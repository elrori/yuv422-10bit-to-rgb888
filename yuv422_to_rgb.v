==> flow/design.v <==
module yuv422_to_rgb
(
    input       wire        clk     ,
    input       wire        cke     ,
    input       wire        yuv_hs  ,
    input       wire        yuv_vs  ,
    input       wire        yuv_de  ,
    input       wire [9 :0] yuv_y   ,
    input       wire [9 :0] yuv_c   ,
    output      wire        rgb_hs  ,
    output      wire        rgb_vs  ,
    output      wire        rgb_de  ,
    output      wire [23:0] rgb_dat
);
reg        cr         = 1'd0;
reg [1 :0] sft_hs     = 'd0;
reg [1 :0] sft_vs     = 'd0;
reg [1 :0] sft_de     = 'd0;
reg [9 :0] yuv_y_r    = 'd0;
wire       yuv444_hs  = sft_hs[1];
wire       yuv444_vs  = sft_vs[1];
wire       yuv444_de  = sft_de[1];
reg [9 :0] yuv444_y   = 'd0;
reg [9 :0] yuv444_cb  = 'd0;
reg [9 :0] yuv444_cr  = 'd0;
always @(posedge clk) begin
    if (cke) begin
        yuv_y_r   <= yuv_y;
        yuv444_y  <= yuv_y_r;
        sft_hs    <= {sft_hs, yuv_hs};
        sft_vs    <= {sft_vs, yuv_vs};
        sft_de    <= {sft_de, yuv_de};
    end
end
always @(posedge clk) begin
    if(cke)begin
        if (yuv_de) begin
            cr <= ~cr;
        end else begin
            cr <= 1'd0;
        end
    end
end
reg signed [9:0]buffer_cb='d0;
always @(posedge clk) begin
    if(cke&&yuv_de)begin
        if (cr==0) begin
            buffer_cb <= yuv_c;
        end else begin
            yuv444_cb <= buffer_cb;
            yuv444_cr <= yuv_c;
        end
    end
end
wire        [7 :0] yuv444_8b_y   =  (yuv444_y[9:2] < 16 )?16  :
                                    (yuv444_y[9:2] > 235)?235 :
                                     yuv444_y[9:2];
wire        [7 :0] yuv444_8b_cb  =  (yuv444_cb[9:2] < 16 )?16 :
                                    (yuv444_cb[9:2] > 239)?239:
                                     yuv444_cb[9:2];      
wire        [7 :0] yuv444_8b_cr  =  (yuv444_cr[9:2] < 16 )?16 :
                                    (yuv444_cr[9:2] > 239)?239:
                                     yuv444_cr[9:2];  
reg signed [8 :0]y_coe=0;
reg signed [8 :0]u_coe=0;
reg signed [8 :0]v_coe=0;
reg signed [19:0]rgb_int0=0;
reg signed [19:0]rgb_int1=0;
reg signed [19:0]rgb_int2=0;
reg signed [19:0]rgb_int3=0;
reg signed [19:0]rgb_int4=0;
reg signed [19:0]rgb_b=0;
reg signed [19:0]rgb_g=0;
reg signed [19:0]rgb_r=0;
wire signed[9:0]rgb_b_cut=rgb_b>>10;
wire signed[9:0]rgb_g_cut=rgb_g>>10;
wire signed[9:0]rgb_r_cut=rgb_r>>10;
reg signed [7 :0]rgb_8b_b=0;
reg signed [7 :0]rgb_8b_g=0;
reg signed [7 :0]rgb_8b_r=0;
reg        [3:0]sft_yuv444_hs  = 'd0;
reg        [3:0]sft_yuv444_vs  = 'd0;
reg        [3:0]sft_yuv444_de  = 'd0;
assign rgb_hs = sft_yuv444_hs[3];
assign rgb_vs = sft_yuv444_vs[3];
assign rgb_de = sft_yuv444_de[3];
assign rgb_dat = {rgb_8b_r,rgb_8b_g,rgb_8b_b};
always @(posedge clk) begin
    if (cke) begin
        y_coe <= yuv444_8b_y  -  16;
        u_coe <= yuv444_8b_cb - 128;
        v_coe <= yuv444_8b_cr - 128;
        rgb_int0 <= 1192*y_coe;
        rgb_int1 <= 1634*v_coe;
        rgb_int2 <= 833 *v_coe;
        rgb_int3 <= 400 *u_coe;
        rgb_int4 <= 2066*u_coe;
        rgb_r    <= rgb_int0 + rgb_int1;
        rgb_g    <= rgb_int0 - rgb_int2 - rgb_int3;
        rgb_b    <= rgb_int0 + rgb_int4;
        rgb_8b_b <= (rgb_b_cut>255)?255:
                    (rgb_b_cut<  0)?0  :
                     rgb_b_cut[7:0];
        rgb_8b_g <= (rgb_g_cut>255)?255:
                    (rgb_g_cut<  0)?0  :
                     rgb_g_cut[7:0];
        rgb_8b_r <= (rgb_r_cut>255)?255:
                    (rgb_r_cut<  0)?0  :
                     rgb_r_cut[7:0];
        sft_yuv444_hs <= {sft_yuv444_hs,yuv444_hs};
        sft_yuv444_vs <= {sft_yuv444_vs,yuv444_vs};
        sft_yuv444_de <= {sft_yuv444_de,yuv444_de};
    end
end
endmodule
---- Tool chain data of yuv422_to_rgb ----
What the tools print for yuv422_to_rgb, step after step.
Line numbers count from 1 in the design file above.
A cell with -- has no value.
inputs
  top module .............................. yuv422_to_rgb
  clock ................................... clk
  standard-cell library ................... sky130hd
  library corner .......................... tt_025C_1v80

---- Word level ----
Counts by Yosys on the flattened word-level netlist (proc, flatten, opt, wreduce; memories kept). Register bits leave out memories and registers merged into their read ports (data or address); mux counts leave out enables and synchronous resets folded into registers. Print and check cells are left out. Cells with the same type and inputs are merged into one.
bit counts
  register bits ........................... 271
  bits of input ports ..................... 25
operators by class
  add/subtract/negate cells ............... 7
  multiply operators ...................... 5
  order comparisons ....................... 12
  multiplexer cells ....................... 9
  bitwise operators ....................... 1
  reduce/logical cells .................... 3
operators by type and width
  kind                                          number
  multiplier 11 x 9 -> 20 bit with constant A   1
  multiplier 11 x 9 -> 19 bit with constant A   1
  multiplier 12 x 9 -> 19 bit with constant A   1
  multiplier 9 x 9 -> 17 bit with constant A    1
  multiplier 6 x 9 -> 15 bit with constant A    1
  two-way mux 8 bit                             9
  adder 20 bit                                  2
  subtractor 20 bit                             2
  < comparator 10 x 1 -> 1 bit with constant B  3
  > comparator 10 x 9 -> 1 bit with constant B  3
  < comparator 8 x 5 -> 1 bit with constant B   3
  > comparator 8 bit with constant B            3
  subtractor 8 x 8 -> 9 bit with constant B     2
  subtractor 8 x 5 -> 9 bit with constant B     1
  AND reduction 2 bit                           2
  logical AND 1 bit                             1
  inverter 1 bit                                1

---- Depth ----
Depth = most cells in a row (Yosys ltp): at word level without a register or memory, in the mapped netlist without a sequential cell, where the memories' decode and read muxes count.
logic depth
  depth in word-level cells ............... 4
  ABC_AREA ................................ 0
  depth in mapped cells ................... 17
  mapped depth without buffers ............ 17

---- Synthesis result ----
The flow's flattened synthesis, as Yosys stat reports it; memories are mapped. The netlist is that of the ABC_AREA named above (0 if unset); the other value can give another one.
cells by type
  type                       number  total area (µm²)
  sky130_fd_sc_hd__edfxtp_1  220     6.61E+03
  sky130_fd_sc_hd__ha_1      252     3.15E+03
  sky130_fd_sc_hd__fa_1      58      1.16E+03
  sky130_fd_sc_hd__inv_1     140     525.504
  sky130_fd_sc_hd__xnor2_1   52      455.437
  sky130_fd_sc_hd__nor2_1    107     401.635
  sky130_fd_sc_hd__a21oi_1   60      300.288
  sky130_fd_sc_hd__xor2_1    21      183.926
  sky130_fd_sc_hd__a21o_1    22      165.158
  sky130_fd_sc_hd__nand2_1   40      150.144
  sky130_fd_sc_hd__o21ai_0   21      105.101
  sky130_fd_sc_hd__o21bai_1  12      90.086
  sky130_fd_sc_hd__a211oi_1  11      82.579
  sky130_fd_sc_hd__nand3_1   13      65.062
  sky130_fd_sc_hd__nor3_1    13      65.062
  sky130_fd_sc_hd__and3_1    10      62.56
  sky130_fd_sc_hd__o21a_1    8       60.058
  sky130_fd_sc_hd__nor2b_1   9       56.304
Other cell types: 40; their cells: 111.
mapped netlist
  cells in the netlist .................... 1180
  synthesis area .......................... 14513.9 µm²
  sequential part of the area ............. 6606.3 µm²
  mapped flip-flops ....................... 220
  buffer cells ............................ 12

---- Path before layout ----
OpenSTA on the mapped netlist: ideal clock, no wires. The path of least setup slack (recovery checks aside). Input and output delay are each 20% of the period. Register names are those of the netlist, which keeps one name where synthesis merged equal registers.
timing path after synthesis
  path kind ............................... register to register
  start ................................... reg v_coe[7]
  end ..................................... reg rgb_int2[19]
  clock period ............................ 5.13 ns
  launch time at the first pin ............ 0.000 ns
  arrival ................................. 4.026 ns
  slack ................................... 0.833 ns
  delay of the path ....................... 4.297 ns
  driving pins on the path ................ 17
  period reached after synthesis .......... 4.297 ns
"delay of the path" is the arrival time less input delay plus setup time.
"driving pins on the path" counts driving pins, that of a launching flip-flop among them; a cell with two outputs on the path counts twice.
"period reached after synthesis" = period - worst setup slack (recovery checks aside). The figure is calculated, with input and output delays left at 20% of the set period.
Between the ends stands the longest chain of elaborated cells between them, by number of cells; it is not shown to be the way that was timed. Of several equally long chains one is given.
A line is the first line of the expression or statement that the cell stems from. Yosys adds cells for indexed reads and writes and turns some case tables into memories.
between the ends, after synthesis
  cell sequence ........................... sky130_fd_sc_hd__edfxtp_1 sky130_fd_sc_hd__inv_1 sky130_fd_sc_hd__ha_1 sky130_fd_sc_hd__inv_1 sky130_fd_sc_hd__ha_1 sky130_fd_sc_hd__inv_1 sky130_fd_sc_hd__fa_1 sky130_fd_sc_hd__inv_1 sky130_fd_sc_hd__fa_1 sky130_fd_sc_hd__ha_1 sky130_fd_sc_hd__ha_1 sky130_fd_sc_hd__a31oi_1 sky130_fd_sc_hd__o21bai_1 sky130_fd_sc_hd__a21oi_1 sky130_fd_sc_hd__o211ai_1 sky130_fd_sc_hd__a21oi_1 sky130_fd_sc_hd__xnor2_1
  cells in the longest elaborated chain ... 1
  elaborated cells on any way between the ends .. 1
  RTL lines with such cells ............... 1
  classes of those cells .................. 1 x mul
RTL lines, path after synthesis
  what                         line  RTL
  start, declared              66    reg signed [8 :0]v_coe=0;
  start, assigned              92    v_coe <= yuv444_8b_cr - 128;
  multiplier 11 x 9 -> 20 bit  95    rgb_int2 <= 833 *v_coe;
  end, assigned                95
  end, declared                69    reg signed [19:0]rgb_int2=0;

---- Worst path after layout ----
From the final timing report of run 1: the path of least setup slack in the routed layout; clock arrival at registers is part of the times.
timing path after layout
  path kind ............................... register to register
  start ................................... reg v_coe[7]
  end ..................................... reg rgb_int2[19]
  clock period ............................ 7.02 ns
  launch time at the first pin ............ 0.53 ns
  arrival ................................. 5.25 ns
  slack ................................... 2.02 ns
  driving pins on the path ................ 17
Between the ends stands the longest chain of elaborated cells between them, by number of cells; it is not shown to be the way that was timed. Of several equally long chains one is given.
between the ends, after layout
  cell sequence ........................... sky130_fd_sc_hd__edfxtp_1 sky130_fd_sc_hd__inv_1 sky130_fd_sc_hd__ha_1 sky130_fd_sc_hd__inv_1 sky130_fd_sc_hd__ha_1 sky130_fd_sc_hd__inv_1 sky130_fd_sc_hd__fa_1 sky130_fd_sc_hd__inv_1 sky130_fd_sc_hd__fa_1 sky130_fd_sc_hd__ha_1 sky130_fd_sc_hd__ha_1 sky130_fd_sc_hd__a31oi_1 sky130_fd_sc_hd__o21bai_1 sky130_fd_sc_hd__a21oi_1 sky130_fd_sc_hd__o211ai_1 sky130_fd_sc_hd__a21oi_1 sky130_fd_sc_hd__xnor2_1
  cells in the longest elaborated chain ... 1
  elaborated cells on any way between the ends .. 1
  RTL lines with such cells ............... 1
  classes of those cells .................. 1 x mul
RTL lines, path after layout
  what                         line  RTL
  start, declared              66    reg signed [8 :0]v_coe=0;
  start, assigned              92    v_coe <= yuv444_8b_cr - 128;
  multiplier 11 x 9 -> 20 bit  95    rgb_int2 <= 833 *v_coe;
  end, assigned                95
  end, declared                69    reg signed [19:0]rgb_int2=0;

Measured data: module yuv422_to_rgb, platform sky130hd, 2 stored runs of the flow under differing settings, order arbitrary. Input and output delays are each 20% of the period that was set; the output load is 0.01 pF.
By "achieved clock period (ns)" is meant the clock period of the run minus its worst setup slack. This is arithmetic on one report: input and output delays are still those of the set period (20% each).
"worst setup path time (ns)": the worst setup path's part of the clock period (all of it between registers, 20% less for each end at a port) less its slack. A launch clock that arrives late makes it longer, a capture clock that arrives late makes it shorter.
"finish__power__total": no workload was simulated; the value follows from the tool's default switching activity.

Flow files of run 1
==> flow/run.sh <==
#!/bin/bash
# the make line also repeats the synthesis and layout settings of config.mk as NAME=value (left out here)
make -C /OpenROAD-flow-scripts/flow DESIGN_CONFIG=/design/flow/config.mk WORK_HOME=/design/flow/orfs CLKGATE_MAP_FILE= finish
==> flow/config.mk <==
export PLATFORM = sky130hd
export DESIGN_NAME = yuv422_to_rgb
export DESIGN_NICKNAME = yuv422_to_rgb
export VERILOG_FILES = /design/flow/design.v
export SDC_FILE = /design/flow/constraint.sdc
export NUM_CORES = 4
export LEC_CHECK = 0
export CAP_MARGIN = 20
export CORE_ASPECT_RATIO = 1.36
export CORE_MARGIN = 2
export CORE_UTILIZATION = 42
export CTS_CLUSTER_SIZE = 96
export MAX_ROUTING_LAYER = met4
export MIN_ROUTING_LAYER = met2
export PLACE_DENSITY_LB_ADDON = 0.15
export SLEW_MARGIN = 30
export TNS_END_PERCENT = 95
==> flow/constraint.sdc <==
create_clock -name core_clock -period 7.02 [get_ports {clk}]
set_input_delay 1.4040 -clock core_clock [delete_from_list [all_inputs] [get_ports {clk}]]
set_output_delay 1.4040 -clock core_clock [all_outputs]
set_load 0.01 [all_outputs]

report of run 1
yosys chip area after synthesis (um^2): 14513.9
finish__design__die__area: 36078.2
finish__design__instance__area__stdcell: 16298.1
finish__design__instance__utilization: 0.4779
finish__timing__setup__ws: 2.024
finish__timing__setup__tns: 0.000
finish__timing__hold__ws: 0.413
finish__power__total: 6.034e-03
achieved clock period (ns): 4.996
worst setup path time (ns): 5.00
worst setup path kind: register to register

Flow files of run 2
==> flow/run.sh <==
#!/bin/bash
# the make line also repeats the synthesis and layout settings of config.mk as NAME=value (left out here)
make -C /OpenROAD-flow-scripts/flow DESIGN_CONFIG=/design/flow/config.mk WORK_HOME=/design/flow/orfs CLKGATE_MAP_FILE= finish
==> flow/config.mk <==
export PLATFORM = sky130hd
export DESIGN_NAME = yuv422_to_rgb
export DESIGN_NICKNAME = yuv422_to_rgb
export VERILOG_FILES = /design/flow/design.v
export SDC_FILE = /design/flow/constraint.sdc
export NUM_CORES = 4
export LEC_CHECK = 0
export CAP_MARGIN = 10
export CELL_PAD_IN_SITES_DETAIL_PLACEMENT = 0
export CELL_PAD_IN_SITES_GLOBAL_PLACEMENT = 2
export CORE_MARGIN = 2
export CORE_UTILIZATION = 72
export MIN_ROUTING_LAYER = met2
export SETUP_SLACK_MARGIN = 0.03
export SLEW_MARGIN = 20
export TNS_END_PERCENT = 40
==> flow/constraint.sdc <==
create_clock -name core_clock -period 5.22 [get_ports {clk}]
set_input_delay 1.0440 -clock core_clock [delete_from_list [all_inputs] [get_ports {clk}]]
set_output_delay 1.0440 -clock core_clock [all_outputs]
set_load 0.01 [all_outputs]

report of run 2: did not finish, place, GPL-0301
